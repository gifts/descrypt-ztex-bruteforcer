==> flow/design.v <==
`timescale 1ns / 1ps
module slower(
input CLK,
input SLOWCLK,
input RESET,
output EN_OUT
    );
	reg internal_rst;
	reg cur;
	always @(posedge CLK)
	begin
		if (RESET == 1'b1)
		begin
			cur <= 1'b0;
			internal_rst <= 1'b0;
		end
		else
		begin
			if (SLOWCLK == cur) 
			begin
				cur <= ~cur;
				internal_rst <= 1'b1;
			end
			else if (internal_rst == 1'b1)
			begin
				internal_rst <= 1'b0;
			end
		end
	end
	assign EN_OUT = internal_rst;
endmodule
(* FSM_ENCODING="gray" *)
(* FSM_STYLE="bram" *)
module srl8_to_64(clk, enable, reset, dataIn, ready, result); 
	input clk, enable, reset; 
	input [7:0] dataIn; 
	output ready; 
	output [63:0] result; 
	reg [7:0] regBank[7:0]; 
	reg [3:0] status_int;
	integer i; 
	parameter s1=0, s2=1, s3=2, s4=3, s5=4, s6=5, s7=6, s8=7, s9=8; 
	always @(posedge clk)
	begin
		if (reset == 1)
		begin
			status_int <= s1;
		end else 
		if (enable == 0)
		begin
			regBank[0] <= dataIn; 
			for (i=7; i>0; i=i-1) begin 
				regBank[i] <= regBank[i-1]; 
			end 
		end
		case (status_int)
			s1: if (enable == 0)status_int <= s2;
			s2: if (enable == 0)status_int <= s3;
			s3: if (enable == 0)status_int <= s4;
			s4: if (enable == 0)status_int <= s5;
			s5: if (enable == 0)status_int <= s6;
			s6: if (enable == 0)status_int <= s7;
			s7: if (enable == 0)status_int <= s8;
			s8: if (enable == 0)status_int <= s9;
			s9: begin
				if (enable == 0) 
					status_int <= s2;
				else
					status_int <= s1;
				end
			default: status_int <= s1;
		endcase
	end
	assign result = (status_int == s9) ? {regBank[7], regBank[6], regBank[5], regBank[4], regBank[3], regBank[2], regBank[1], regBank[0]} : 64'h0; 
	assign ready = (status_int == s9) ? 1'b0 : 1'b1;
endmodule
**Reports on srl8_to_64**

Tool output for the design above, in the order of the flow.
Lines are those of the file above, counted from 1.
Operators carry their Yosys type and port widths (W data, S select, Z words).
Cell names lack the library's common part.
A cell with -- has no value.

- Top module: srl8_to_64
- Clock: clk
- Standard-cell library: sky130hd
- Corner: tt_025C_1v80

**Elaborated design**

Counts by Yosys on the flattened word-level netlist (proc, flatten, opt, wreduce). Print and check cells are left out. Cells with the same type and inputs are merged into one.

- Flip-flop bits (word level): 68
- Input port bits: 11
- Word-level cells: 34

- Equal/unequal tests: 8
- Mux-type cells: 13
- Bitwise operators: 2
- Reduce/logical cells: 2

Operator list:

| kind | count |
|---|---|
| $mux W64 | 1 |
| $pmux W4 S9 | 1 |
| $mux W4 | 9 |
| $eq A4 B3 Y1 const B | 4 |
| $eq A4 B2 Y1 const B | 2 |
| $eq A4 B1 Y1 const B | 1 |
| $eq A4 B4 Y1 const B | 1 |
| $logic_not A4 Y1 | 1 |
| $not A1 Y1 | 2 |
| $reduce_and A2 Y1 | 1 |
| $mux W1 | 2 |

**Logic depth**

Depth = most cells in a row (Yosys ltp): at word level without a register or memory, in the mapped netlist without a sequential cell, where the memories' decode and read muxes count.

- Depth in word-level cells: 3
- ABC_AREA: 1
- Gate-level depth with buffers: 7
- Gate-level depth less buffers: 7

**Synthesis result**

Yosys stat after the flow's synthesis: flattened, memories mapped to cells. It holds for the ABC_AREA given above (unset counts as 0); a run with the other value may have another netlist.
The area totals of this step are shown rounded.

- Standard cells after synthesis: 248
- Mapped area: 2700 µm²
- Flip-flop cells: 68
- Buffers: 7

Cells by type:

| cell | count | area in all (µm²) |
|---|---|---|
| edfxtp_1 | 64 | 1.92E+03 |
| nor2_1 | 75 | 281.52 |
| inv_1 | 69 | 258.998 |
| dfxtp_1 | 4 | 80.077 |
| nand2_1 | 17 | 63.811 |
| buf_6 | 4 | 45.043 |
| nand4_1 | 2 | 12.512 |
| nand4_2 | 1 | 12.512 |
| buf_2 | 2 | 10.01 |
| nand3_1 | 2 | 10.01 |
| nor3_1 | 2 | 10.01 |
| o21ai_0 | 2 | 10.01 |
| buf_4 | 1 | 7.507 |
| o211ai_1 | 1 | 7.507 |
| a21oi_1 | 1 | 5.005 |
| inv_2 | 1 | 3.754 |

**Timing after synthesis**

OpenSTA on the mapped netlist: ideal clock, no wires. The path of least setup slack (recovery checks aside). Input and output delay are each 20% of the period. Register names are those of the netlist, which keeps one name where synthesis merged equal registers.

- Kind: in2reg
- From: input port reset
- To: register regBank[0][0]
- Clock period: 4480 ps
- External input delay: 896 ps
- Library setup time: 487 ps
- Data arrival time: 3579 ps
- Setup slack: 414 ps
- Delay of the path: 3170 ps
- Stages: 1
- Period reached after synthesis: 4066 ps

"delay of the path" = arrival - input delay + setup time.
"stages": output pins that drive a net of the path, with the launching flip-flop's if there is one; two outputs of one cell count as two.
"period reached after synthesis" = period - worst setup slack (recovery checks aside). The figure is calculated, with input and output delays left at 20% of the set period.
Between the ends stands the longest chain of elaborated cells between them, by number of cells; it is not shown to be the way that was timed. Of several equally long chains one is given.
A line is the first line of the expression or statement that the cell stems from. Yosys adds cells for indexed reads and writes and turns some case tables into memories.

- Path through: nor2_1
- Cells in the longest elaborated chain: 2

Ends and longest elaborated chain, post-synthesis:

| item | RTL line | RTL |
|---|---|---|
| start, declared | 35 | `input clk, enable, reset;` |
| $not A1 Y1 | -- |  |
| $reduce_and A2 Y1 | -- |  |
| end, assigned | 51 | `regBank[0] <= dataIn;` |
| end, declared | 39 | `reg [7:0] regBank[7:0];` |

**Worst path after layout**

From the final timing report of job 2: the path of least setup slack in the routed layout; clock arrival at registers is part of the times.
The report prints the path's times to 10 ps; the period is as set.

- Kind: reg2out
- From: register status_int[0]
- To: output port result[10]
- Clock period: 2590 ps
- Data arrival time: 1760 ps
- Setup slack: 320 ps
- Stages: 6

Between the ends stands the longest chain of elaborated cells between them, by number of cells; it is not shown to be the way that was timed. Of several equally long chains one is given.
A register here has more assigning lines than the two given.

- Path through: dfxtp_2 -> inv_2 -> nand4_4 -> buf_6 -> nor2_1 -> clkdlybuf4s50_1
- Cells in the longest elaborated chain: 2

Ends and longest elaborated chain, after layout:

| item | RTL line | RTL |
|---|---|---|
| start, declared | 40 | `reg [3:0] status_int;` |
| start, assigned | 47 | `status_int <= s1;` |
| start, assigned | 57 | `s1: if (enable == 0)status_int <= s2;` |
| $eq A4 B4 Y1 | 74 | `assign result = (status_int == s9) ? {regBank[7], regBank[6], regBank[5], regBank[4], regBank[3], regBank[2], ...` |
| $mux W64 | 74 |  |
| end, declared | 38 | `output [63:0] result;` |

Appendix: measured runs

Flow measurements of srl8_to_64 on sky130hd: 2 stored runs with different settings, listed in no order. Input and output delays are each 20% of the period that was set; the output load is 0.01 pF.
By "achieved period" is meant the clock period of the run minus its worst setup slack. This is arithmetic on one report: input and output delays are still those of the set period (20% each).
"worst path time" means the part of the period allowed to the worst setup path (the constraints hold back 20% at inputs and 20% at outputs) less its slack; where the path has registers, the arrival times of their clocks count too.
By "power consumption" is meant OpenSTA's value without simulated activity: inputs other than the clock are taken to toggle once in ten clock periods, and the tool carries that through the logic.
"worst path time" is known to 10 ps.
The results are shown rounded.
Settings: n/a = not set for that run.
Among the results, n/a means that no value is shown for the run.

| name | job 1 | job 2 |
|---|---|---|
| period_ns | 4.91 | 2.59 |
| CORE_UTILIZATION | 64 | 24 |
| SETUP_SLACK_MARGIN | 1.07 | 0.25 |
| PLACE_DENSITY_LB_ADDON | 0.08 | 0.27 |
| CORE_ASPECT_RATIO | 1.97 | n/a |
| CELL_PAD_IN_SITES_DETAIL_PLACEMENT | 2 | n/a |
| TNS_END_PERCENT | 35 | n/a |
| GPL_TIMING_DRIVEN | 0 | n/a |
| GPL_ROUTABILITY_DRIVEN | 1 | n/a |
| CTS_CLUSTER_SIZE | 23 | 87 |
| CAP_MARGIN | 30 | 20 |
| CORE_MARGIN | 2 | 2 |
| SLEW_MARGIN | 20 | 20 |
| CELL_PAD_IN_SITES_GLOBAL_PLACEMENT | n/a | 2 |
| ABC_AREA | n/a | 1 |
| CTS_CLUSTER_DIAMETER | n/a | 166 |
| worst hold slack in the final report (ps) | n/a | 440 |
| achieved period (ps) | n/a | 2275 |
| utilization | n/a | 0.36 |
| worst path time (ps) | n/a | 1760 |
| worst setup path kind | n/a | reg2out |
| post-synthesis cell area (µm²) | n/a | 2700 |
| overall die area (µm²) | n/a | 12000 |
| standard-cell area after routing (µm²) | n/a | 4100 |
| power consumption (mW) | n/a | 2.8 |
| final setup TNS (ps) | n/a | 0 |
| worst setup slack after layout (ps) | n/a | 320 |

Job 1: not finished: placement ended with a tool error
