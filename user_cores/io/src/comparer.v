==> flow/design.v <==
`timescale 1ns / 1ps
module comparer #(parameter width=63)(
	input [width:0] Din,
	input [width:0] test,
	input CLK,
	input reset,
	output [width:0] Dout,
	output good
);
reg [width:0] Dtmp;
reg tmpgood;
always @(posedge CLK)
begin
	if (reset == 1)
	begin
		Dtmp <= 64'b0;
		tmpgood <= 1;
	end
	else
	begin
		Dtmp <= Din;
		if (test != 64'b0)
			tmpgood <= 1;
		else
			tmpgood <= 0;
	end
end
assign Dout = Dtmp;
assign good = ~tmpgood;
endmodule
==> From RTL to reports: comparer <==
Tool output for the design above, in the order of the flow.
Lines are those of the file above, counted from 1.
Cell names lack the library's common part.
{ "design": {"top": "comparer", "clock_port": "CLK", "library": "sky130hd", "corner": "tt_025C_1v80"} }

==> Word-level counts <==
Yosys after proc, flatten, opt, wreduce and memory -nomap, before mapping. Enables and synchronous resets that opt folds into registers are not counted as muxes. Memory bits, and registers merged into a memory's read port (data or address), are not among the register bits. Print and check cells are not counted. Equal cells are merged and count once.
{ "word_totals": {"elab_cells": 5, "input_bits": 130, "ff_bits": 65} }
{ "op_classes": {"n_reduce_logical": 1, "logic": 1, "muxes": 1} }
{ "ops": {"columns": ["operator", "n"], "rows": [
  ["64-bit nonzero test", 1],
  ["1-bit NOT", 1],
  ["1-bit 2-to-1 mux", 1]
]} }

==> Longest topological paths <==
Longest topological path by Yosys (ltp), each cell counted once; first at word level (registers and memories cut), then after technology mapping (sequential cells cut; the memories' decode and read muxes count).
{ "depth": {"word_depth": 2, "ABC_AREA": 0, "ltp_mapped": 4, "depth_no_buf": 4} }

==> Mapped cells and area <==
Yosys stat after the flow's synthesis: flattened, memories mapped to cells. It holds for the ABC_AREA given above (unset counts as 0); a run with the other value may have another netlist.
Totals and module areas in this step are rounded.
{ "by_type": {"columns": ["cell_type", "n", "area_total_um2"], "rows": [
  ["dfxtp_1", 65, 1.3E+03],
  ["nor2b_1", 64, 400.384],
  ["nor4_1", 13, 81.328],
  ["nor4_2", 3, 37.536],
  ["nand4_1", 4, 25.024],
  ["clkbuf_1", 6, 22.522],
  ["buf_2", 1, 5.005],
  ["nor3_1", 1, 5.005],
  ["inv_1", 1, 3.754],
  ["nand2_1", 1, 3.754],
  ["nor2_1", 1, 3.754]
]} }
{ "synth_totals": {"mapped_area_um2": 1890, "n_buf": 7, "seq_area_um2": 1300, "stdcells": 160, "ff_cells": 65} }

==> Path before layout <==
Path of least setup slack by OpenSTA after synthesis, without wires, with an ideal clock, recovery checks aside; 20% of the period is set as input and as output delay. Where synthesis merged equal registers, the netlist keeps one of their names.
{ "synth_timing": {"path_kind": "input to register", "start": "input test[37]", "end": "register tmpgood", "t_required_ns": 0.945, "path_slack_ns": 0.035, "input_delay_ns": 0.216, "setup_ns": 0.135, "delay_ns": 0.829, "stages": 4, "t_arrival_ns": 0.910, "clock_period_ns": 1.08, "period_less_setup_slack_ns": 1.045} }
"delay_ns" is the arrival time less input delay plus setup time.
"stages": output pins that drive a net of the path, with the launching flip-flop's if there is one; two outputs of one cell count as two.
"period_less_setup_slack_ns" is the clock period less the worst setup slack; recovery checks do not enter. This is arithmetic on one report: input and output delays are still those of the set period (20% each).
Between the ends stands the longest chain of elaborated cells between them, by number of cells; it is not shown to be the way that was timed. Of several equally long chains one is given.
Each line given opens the expression or statement behind the cell; cells for indexed reads and writes are added by Yosys, which also makes memories of some case tables.
A register here has more assigning lines than the two given.
{ "synth_between": {"path_cell_list": "nor4_2 nand4_1 nor4_1 nand4_1", "elab_chain_len": 2, "cone_cells": 2, "lines_between": 1, "classes_between": "mux (1); reduce/logical (1)"} }
{ "synth_lines": {"columns": ["item", "line", "rtl"], "rows": [
  ["from (decl)", 4, "input [width:0] test,"],
  ["64-bit nonzero test", 22, "if (test != 64'b0)"],
  ["1-bit 2-to-1 mux", 22, null],
  ["to (assign)", 23, "tmpgood <= 1;"],
  ["to (assign)", 25, "tmpgood <= 0;"],
  ["to (decl)", 11, "reg tmpgood;"]
]} }

==> Timing after layout <==
Path of least setup slack in the final report of run 2 (OpenROAD, finished layout, wires in). Where an end is a register, its clock arrival counts in the times.
{ "layout_timing": {"path_kind": "register to output", "start": "register tmpgood", "end": "output good", "clock_period_ns": 1.88, "t_required_ns": 1.50, "path_slack_ns": 0.27, "output_delay_ns": 0.38, "t_arrival_ns": 1.23, "stages": 3} }
Between the ends stands the longest chain of elaborated cells between them, by number of cells; it is not shown to be the way that was timed. Of several equally long chains one is given.
A register here has more assigning lines than the two given.
{ "layout_between": {"path_cell_list": "dfxtp_1 inv_1 clkdlybuf4s50_1", "elab_chain_len": 1, "cone_cells": 1, "lines_between": 1, "classes_between": "logic (1)"} }
{ "layout_lines": {"columns": ["item", "line", "rtl"], "rows": [
  ["from (decl)", 11, "reg tmpgood;"],
  ["from (assign)", 17, "tmpgood <= 1;"],
  ["from (assign)", 23, "tmpgood <= 1;"],
  ["1-bit NOT", 29, "assign good = ~tmpgood;"],
  ["to (decl)", 8, "output good"]
]} }

Subject: comparer on sky130hd, stored results

Hello all,

comparer through Yosys and OpenROAD on sky130hd: 2 stored runs, unordered, with their settings and measured results. The constraints put input and output delay at 20% of the set period each and load the outputs with 0.01 pF.
"period_less_ws_ns" = clock period - worst setup slack. The figure is calculated, with input and output delays left at 20% of the set period.
"final_power_mw" rests on the timing tool's default activity at the inputs, not on a simulated workload.
The results are shown rounded.

Run 1
==> flow/run.sh <==
#!/bin/bash
# the make line also repeats the synthesis and layout settings of config.mk as NAME=value (left out here)
make -C /OpenROAD-flow-scripts/flow DESIGN_CONFIG=/design/flow/config.mk WORK_HOME=/design/flow/orfs CLKGATE_MAP_FILE= finish
==> flow/config.mk <==
export PLATFORM = sky130hd
export DESIGN_NAME = comparer
export DESIGN_NICKNAME = comparer
export VERILOG_FILES = /design/flow/design.v
export SDC_FILE = /design/flow/constraint.sdc
export NUM_CORES = 4
export LEC_CHECK = 0
export CAP_MARGIN = 30
export CELL_PAD_IN_SITES_DETAIL_PLACEMENT = 1
export CORE_ASPECT_RATIO = 1.1
export CORE_MARGIN = 7
export CORE_UTILIZATION = 71
export CTS_CLUSTER_DIAMETER = 189
export CTS_CLUSTER_SIZE = 25
export MIN_ROUTING_LAYER = met1
export SLEW_MARGIN = 20
==> flow/constraint.sdc <==
create_clock -name core_clock -period 1.33 [get_ports {CLK}]
set_input_delay 0.2660 -clock core_clock [delete_from_list [all_inputs] [get_ports {CLK}]]
set_output_delay 0.2660 -clock core_clock [all_outputs]
set_load 0.01 [all_outputs]

==> results of run 1, as JSON <==
{
  "outcome": "not finished: placement ended with error GPL-0301"
}

Run 2
==> flow/run.sh <==
#!/bin/bash
# the make line also repeats the synthesis and layout settings of config.mk as NAME=value (left out here)
make -C /OpenROAD-flow-scripts/flow DESIGN_CONFIG=/design/flow/config.mk WORK_HOME=/design/flow/orfs CLKGATE_MAP_FILE= finish
==> flow/config.mk <==
export PLATFORM = sky130hd
export DESIGN_NAME = comparer
export DESIGN_NICKNAME = comparer
export VERILOG_FILES = /design/flow/design.v
export SDC_FILE = /design/flow/constraint.sdc
export NUM_CORES = 4
export LEC_CHECK = 0
export CAP_MARGIN = 20
export CORE_MARGIN = 2
export CORE_UTILIZATION = 40
export SLEW_MARGIN = 20
==> flow/constraint.sdc <==
create_clock -name core_clock -period 1.88 [get_ports {CLK}]
set_input_delay 0.3760 -clock core_clock [delete_from_list [all_inputs] [get_ports {CLK}]]
set_output_delay 0.3760 -clock core_clock [all_outputs]
set_load 0.01 [all_outputs]

==> results of run 2, as JSON <==
{
  "dieArea_um2": 5290,
  "period_less_ws_ns": 1.608,
  "final_hold_ws_ns": 0.385,
  "synth_area_um2": 1890,
  "final_power_mw": 3.21,
  "final_util_pct": 88.2,
  "setup_ws_ns": 0.272,
  "tns_setup_ns": 0.000,
  "final_cell_area_um2": 4080
}

Thanks
